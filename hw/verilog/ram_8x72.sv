==> flow/design.v <==
module ram_8x72(
  input  [2:0]  R0_addr,
  input         R0_en,
                R0_clk,
  output [71:0] R0_data,
  input  [2:0]  W0_addr,
  input         W0_en,
                W0_clk,
  input  [71:0] W0_data,
  input  [35:0] W0_mask
);
  reg [71:0] Memory[0:7];
  always @(posedge W0_clk) begin
    if (W0_en & W0_mask[0])
      Memory[W0_addr][32'h0 +: 2] <= W0_data[1:0];
    if (W0_en & W0_mask[1])
      Memory[W0_addr][32'h2 +: 2] <= W0_data[3:2];
    if (W0_en & W0_mask[2])
      Memory[W0_addr][32'h4 +: 2] <= W0_data[5:4];
    if (W0_en & W0_mask[3])
      Memory[W0_addr][32'h6 +: 2] <= W0_data[7:6];
    if (W0_en & W0_mask[4])
      Memory[W0_addr][32'h8 +: 2] <= W0_data[9:8];
    if (W0_en & W0_mask[5])
      Memory[W0_addr][32'hA +: 2] <= W0_data[11:10];
    if (W0_en & W0_mask[6])
      Memory[W0_addr][32'hC +: 2] <= W0_data[13:12];
    if (W0_en & W0_mask[7])
      Memory[W0_addr][32'hE +: 2] <= W0_data[15:14];
    if (W0_en & W0_mask[8])
      Memory[W0_addr][32'h10 +: 2] <= W0_data[17:16];
    if (W0_en & W0_mask[9])
      Memory[W0_addr][32'h12 +: 2] <= W0_data[19:18];
    if (W0_en & W0_mask[10])
      Memory[W0_addr][32'h14 +: 2] <= W0_data[21:20];
    if (W0_en & W0_mask[11])
      Memory[W0_addr][32'h16 +: 2] <= W0_data[23:22];
    if (W0_en & W0_mask[12])
      Memory[W0_addr][32'h18 +: 2] <= W0_data[25:24];
    if (W0_en & W0_mask[13])
      Memory[W0_addr][32'h1A +: 2] <= W0_data[27:26];
    if (W0_en & W0_mask[14])
      Memory[W0_addr][32'h1C +: 2] <= W0_data[29:28];
    if (W0_en & W0_mask[15])
      Memory[W0_addr][32'h1E +: 2] <= W0_data[31:30];
    if (W0_en & W0_mask[16])
      Memory[W0_addr][32'h20 +: 2] <= W0_data[33:32];
    if (W0_en & W0_mask[17])
      Memory[W0_addr][32'h22 +: 2] <= W0_data[35:34];
    if (W0_en & W0_mask[18])
      Memory[W0_addr][32'h24 +: 2] <= W0_data[37:36];
    if (W0_en & W0_mask[19])
      Memory[W0_addr][32'h26 +: 2] <= W0_data[39:38];
    if (W0_en & W0_mask[20])
      Memory[W0_addr][32'h28 +: 2] <= W0_data[41:40];
    if (W0_en & W0_mask[21])
      Memory[W0_addr][32'h2A +: 2] <= W0_data[43:42];
    if (W0_en & W0_mask[22])
      Memory[W0_addr][32'h2C +: 2] <= W0_data[45:44];
    if (W0_en & W0_mask[23])
      Memory[W0_addr][32'h2E +: 2] <= W0_data[47:46];
    if (W0_en & W0_mask[24])
      Memory[W0_addr][32'h30 +: 2] <= W0_data[49:48];
    if (W0_en & W0_mask[25])
      Memory[W0_addr][32'h32 +: 2] <= W0_data[51:50];
    if (W0_en & W0_mask[26])
      Memory[W0_addr][32'h34 +: 2] <= W0_data[53:52];
    if (W0_en & W0_mask[27])
      Memory[W0_addr][32'h36 +: 2] <= W0_data[55:54];
    if (W0_en & W0_mask[28])
      Memory[W0_addr][32'h38 +: 2] <= W0_data[57:56];
    if (W0_en & W0_mask[29])
      Memory[W0_addr][32'h3A +: 2] <= W0_data[59:58];
    if (W0_en & W0_mask[30])
      Memory[W0_addr][32'h3C +: 2] <= W0_data[61:60];
    if (W0_en & W0_mask[31])
      Memory[W0_addr][32'h3E +: 2] <= W0_data[63:62];
    if (W0_en & W0_mask[32])
      Memory[W0_addr][32'h40 +: 2] <= W0_data[65:64];
    if (W0_en & W0_mask[33])
      Memory[W0_addr][32'h42 +: 2] <= W0_data[67:66];
    if (W0_en & W0_mask[34])
      Memory[W0_addr][32'h44 +: 2] <= W0_data[69:68];
    if (W0_en & W0_mask[35])
      Memory[W0_addr][32'h46 +: 2] <= W0_data[71:70];
  end  
  assign R0_data = R0_en ? Memory[R0_addr] : 72'bx;
endmodule
; ---- From RTL to reports: ram_8x72
; Tool output for the design above, in the order of the flow.
; Line numbers count from 1 in the design file above.
; Operators carry their Yosys type and port widths (W data, S select, Z words).
; Library cell names are shortened.
; A cell with -- has no value.
[setup]
design = ram_8x72
clock = W0_clk
lib = sky130hd
corner = tt_025C_1v80

; ---- After elaboration
; Source: Yosys, flattened and elaborated, memories not mapped. Widths are those after wreduce; folded enables and synchronous resets count as part of the registers. Registers that Yosys merges into a memory's read port (data or address) are not register bits. Print and check cells do not count. Equal cells are merged and count once.
; Memory sizes are those after Yosys's memory passes, which may raise the word count (mostly to a power of two), join words into wider ones and drop unused or constant bits.
[word_totals]
regBits = 0
ramBits = 576
mem_count = 1
word_cells = 110
[classes]
n_mux = 73
bitwise = 36
[memory_table]
columns = name, size, width, read_ports, wr, line_no
row1 = Memory, 8, 72, 1, 1, 12  ; reg [71:0] Memory[0:7];
[op_table]
columns = operator, n
row1 = $mux W72, 37
row2 = $and A1 B1 Y1, 36
row3 = $mux W1, 36

; ---- Logic depth
; Yosys ltp: most cells in a row. Word level: on the elaborated netlist, between registers, memories and ports. Mapped: between sequential cells and ports; inverters and the memories' decode and read muxes count.
[logic_depth]
depth_word = 2
ABC_AREA = 0
ltp_mapped = 5
depth_no_buf = 2

; ---- Netlist
; Yosys stat after the flow's synthesis: flattened, memories mapped to cells. It holds for the ABC_AREA given above (unset counts as 0); a run with the other value may have another netlist.
[mapped]
mapped_cells = 1199
synth_area_um2 = 23287.3
seq_area_um2 = 17296.6
flip_flops = 576
[by_type]
columns = type, n, type_area_um2
row1 = edfxtp_1, 576, 1.73E+04
row2 = mux4_2, 144, 3243.11
row3 = nor2_1, 288, 1.08E+03
row4 = mux2_4, 60, 900.864
row5 = buf_12, 7, 140.134
row6 = mux2_2, 12, 135.13
row7 = nand2_1, 36, 135.13
row8 = buf_2, 25, 125.12
row9 = clkbuf_1, 33, 123.869
row10 = buf_1, 8, 30.029
row11 = or3b_2, 3, 26.275
row12 = nand3b_1, 3, 22.522
row13 = buf_6, 1, 11.261
row14 = or3_1, 1, 6.256
row15 = clkbuf_2, 1, 5.005
row16 = nand3_1, 1, 5.005

; ---- Timing after synthesis
; Source: OpenSTA report_checks on the synthesized netlist (no wires, ideal clock, input and output delay 20% of the period each), path of least setup slack; recovery checks are left aside. Register names are those of the netlist, which keeps one name where synthesis merged equal registers.
[synth_timing]
path_kind = input to output
start = input port R0_addr[0]
end = output port R0_data[0]
clock_period_ns = 2.58
in_delay_ns = 0.516
out_delay_ns = 0.516
arrival_ns = 1.719
required_ns = 2.064
setup_slack_ns = 0.345
path_delay_ns = 1.203
driving_pins = 4
n_path_buf = 2
synth_period_reached_ns = 2.235
; "path_delay_ns" is the arrival time less input delay plus setup time.
; A path that ends at an output port has no setup time.
; "driving_pins": output pins that drive a net of the path, with the launching flip-flop's if there is one; two outputs of one cell count as two.
; "synth_period_reached_ns" is the clock period less the worst setup slack; recovery checks do not enter. This is arithmetic on one report: input and output delays are still those of the set period (20% each).
; Between the ends stands the longest chain of elaborated cells between them, by number of cells; it is not shown to be the way that was timed. Of several equally long chains one is given.
; A line is the first line of the expression or statement that the cell stems from. Yosys adds cells for indexed reads and writes and turns some case tables into memories.
; The chain passes a memory read, where the word-level depth is cut; so it can be longer than that depth.
[synth_between]
path_cell_list = buf_6 -> buf_2 -> mux4_2 -> mux2_2
elab_chain_cells = 2
cells_between = 2
cone_lines = 2
cone_classes = mux: 1; memory: 1
[synth_rtl]
columns = item, line_no
row1 = "start, declared", 2  ; input  [2:0]  R0_addr,
row2 = $mem_v2 Z8 W72, 12  ; reg [71:0] Memory[0:7];
row3 = $mux W72, 87  ; assign R0_data = R0_en ? Memory[R0_addr] : 72'bx;
row4 = "end, declared", 5  ; output [71:0] R0_data,

; ---- Path in the finished layout
; Path of least setup slack in the final report of flow run 1 (OpenROAD, finished layout, wires in). Where an end is a register, its clock arrival counts in the times.
[layout_timing]
path_kind = input to output
start = input port R0_addr[0]
end = output port R0_data[70]
clock_period_ns = 2.64
in_delay_ns = 0.53
out_delay_ns = 0.53
arrival_ns = 2.08
required_ns = 2.11
setup_slack_ns = 0.04
driving_pins = 7
n_path_buf = 5
; Between the ends stands the longest chain of elaborated cells between them, by number of cells; it is not shown to be the way that was timed. Of several equally long chains one is given.
; The chain passes a memory read, where the word-level depth is cut; so it can be longer than that depth.
[layout_between]
path_cell_list = buf_16 -> buf_16 -> buf_16 -> buf_6 -> mux4_2 -> mux2_4 -> buf_6
elab_chain_cells = 2
cells_between = 2
cone_lines = 2
cone_classes = mux: 1; memory: 1
[layout_rtl]
columns = item, line_no
row1 = "start, declared", 2  ; input  [2:0]  R0_addr,
row2 = $mem_v2 Z8 W72, 12  ; reg [71:0] Memory[0:7];
row3 = $mux W72, 87  ; assign R0_data = R0_en ? Memory[R0_addr] : 72'bx;
row4 = "end, declared", 5  ; output [71:0] R0_data,

Subject: ram_8x72 on sky130hd, stored results

Hello all,

Measured results for ram_8x72: 2 stored runs of the Yosys and OpenROAD flow on sky130hd. The settings differ; the order carries no meaning. The constraints put input and output delay at 20% of the set period each and load the outputs with 0.01 pF.
"clock_period_reached_ns" = clock period - worst setup slack. The figure is calculated, with input and output delays left at 20% of the set period.
"timing.worst_path_ns" = time allowed to the worst setup path (clock period - input delay - output delay, where it has them) - its slack; a late launch clock adds to it, a late capture clock takes from it.
By "final_power_uw" is meant OpenSTA's value without simulated activity: inputs other than the clock are taken to toggle once in ten clock periods, and the tool carries that through the logic.

# flow run 1
==> flow/run.sh <==
#!/bin/bash
# the make line also repeats the synthesis and layout settings of config.mk as NAME=value (left out here)
make -C /OpenROAD-flow-scripts/flow DESIGN_CONFIG=/design/flow/config.mk WORK_HOME=/design/flow/orfs CLKGATE_MAP_FILE= finish
==> flow/config.mk <==
export PLATFORM = sky130hd
export DESIGN_NAME = ram_8x72
export DESIGN_NICKNAME = ram_8x72
export VERILOG_FILES = /design/flow/design.v
export SDC_FILE = /design/flow/constraint.sdc
export NUM_CORES = 4
export LEC_CHECK = 0
export ABC_AREA = 0
export CAP_MARGIN = 20
export CELL_PAD_IN_SITES_GLOBAL_PLACEMENT = 0
export CORE_MARGIN = 2
export CORE_UTILIZATION = 20
export CTS_CLUSTER_SIZE = 28
export GPL_ROUTABILITY_DRIVEN = 1
export GPL_TIMING_DRIVEN = 0
export PLACE_DENSITY_LB_ADDON = 0.05
export SETUP_SLACK_MARGIN = 0.78
export SLEW_MARGIN = 0
==> flow/constraint.sdc <==
create_clock -name core_clock -period 2.64 [get_ports {W0_clk}]
set_input_delay 0.5280 -clock core_clock [delete_from_list [all_inputs] [get_ports {W0_clk}]]
set_output_delay 0.5280 -clock core_clock [all_outputs]
set_load 0.01 [all_outputs]

==> flow run 1: results <==
clock_period_reached_ns=2.604
synthArea_um2=23287.3
final_power_uw=22679
timing.worst_path_ns=1.55
worstPathKind="input to output"
finish.utilization_frac=0.273
total_die_area_um2=119184.0
tns_setup_ns=0.000
hold_worst_slack_ns=0.559
finalCellArea_um2=31602.8
fin_ws_ns=0.036

# flow run 2
==> flow/run.sh <==
#!/bin/bash
# the make line also repeats the synthesis and layout settings of config.mk as NAME=value (left out here)
make -C /OpenROAD-flow-scripts/flow DESIGN_CONFIG=/design/flow/config.mk WORK_HOME=/design/flow/orfs CLKGATE_MAP_FILE= finish
==> flow/config.mk <==
export PLATFORM = sky130hd
export DESIGN_NAME = ram_8x72
export DESIGN_NICKNAME = ram_8x72
export VERILOG_FILES = /design/flow/design.v
export SDC_FILE = /design/flow/constraint.sdc
export NUM_CORES = 4
export LEC_CHECK = 0
export CAP_MARGIN = 20
export CELL_PAD_IN_SITES_DETAIL_PLACEMENT = 1
export CORE_MARGIN = 2
export CORE_UTILIZATION = 31
export GPL_ROUTABILITY_DRIVEN = 1
export PLACE_DENSITY_LB_ADDON = 0.15
export SETUP_SLACK_MARGIN = -0.19
export SLEW_MARGIN = 20
==> flow/constraint.sdc <==
create_clock -name core_clock -period 3.93 [get_ports {W0_clk}]
set_input_delay 0.7860 -clock core_clock [delete_from_list [all_inputs] [get_ports {W0_clk}]]
set_output_delay 0.7860 -clock core_clock [all_outputs]
set_load 0.01 [all_outputs]

==> flow run 2: results <==
clock_period_reached_ns=3.578
synthArea_um2=23287.3
final_power_uw=13747
timing.worst_path_ns=2.01
worstPathKind="input to output"
finish.utilization_frac=0.38
total_die_area_um2=77328.5
tns_setup_ns=0.000
hold_worst_slack_ns=0.898
finalCellArea_um2=28294.6
fin_ws_ns=0.352

Thanks
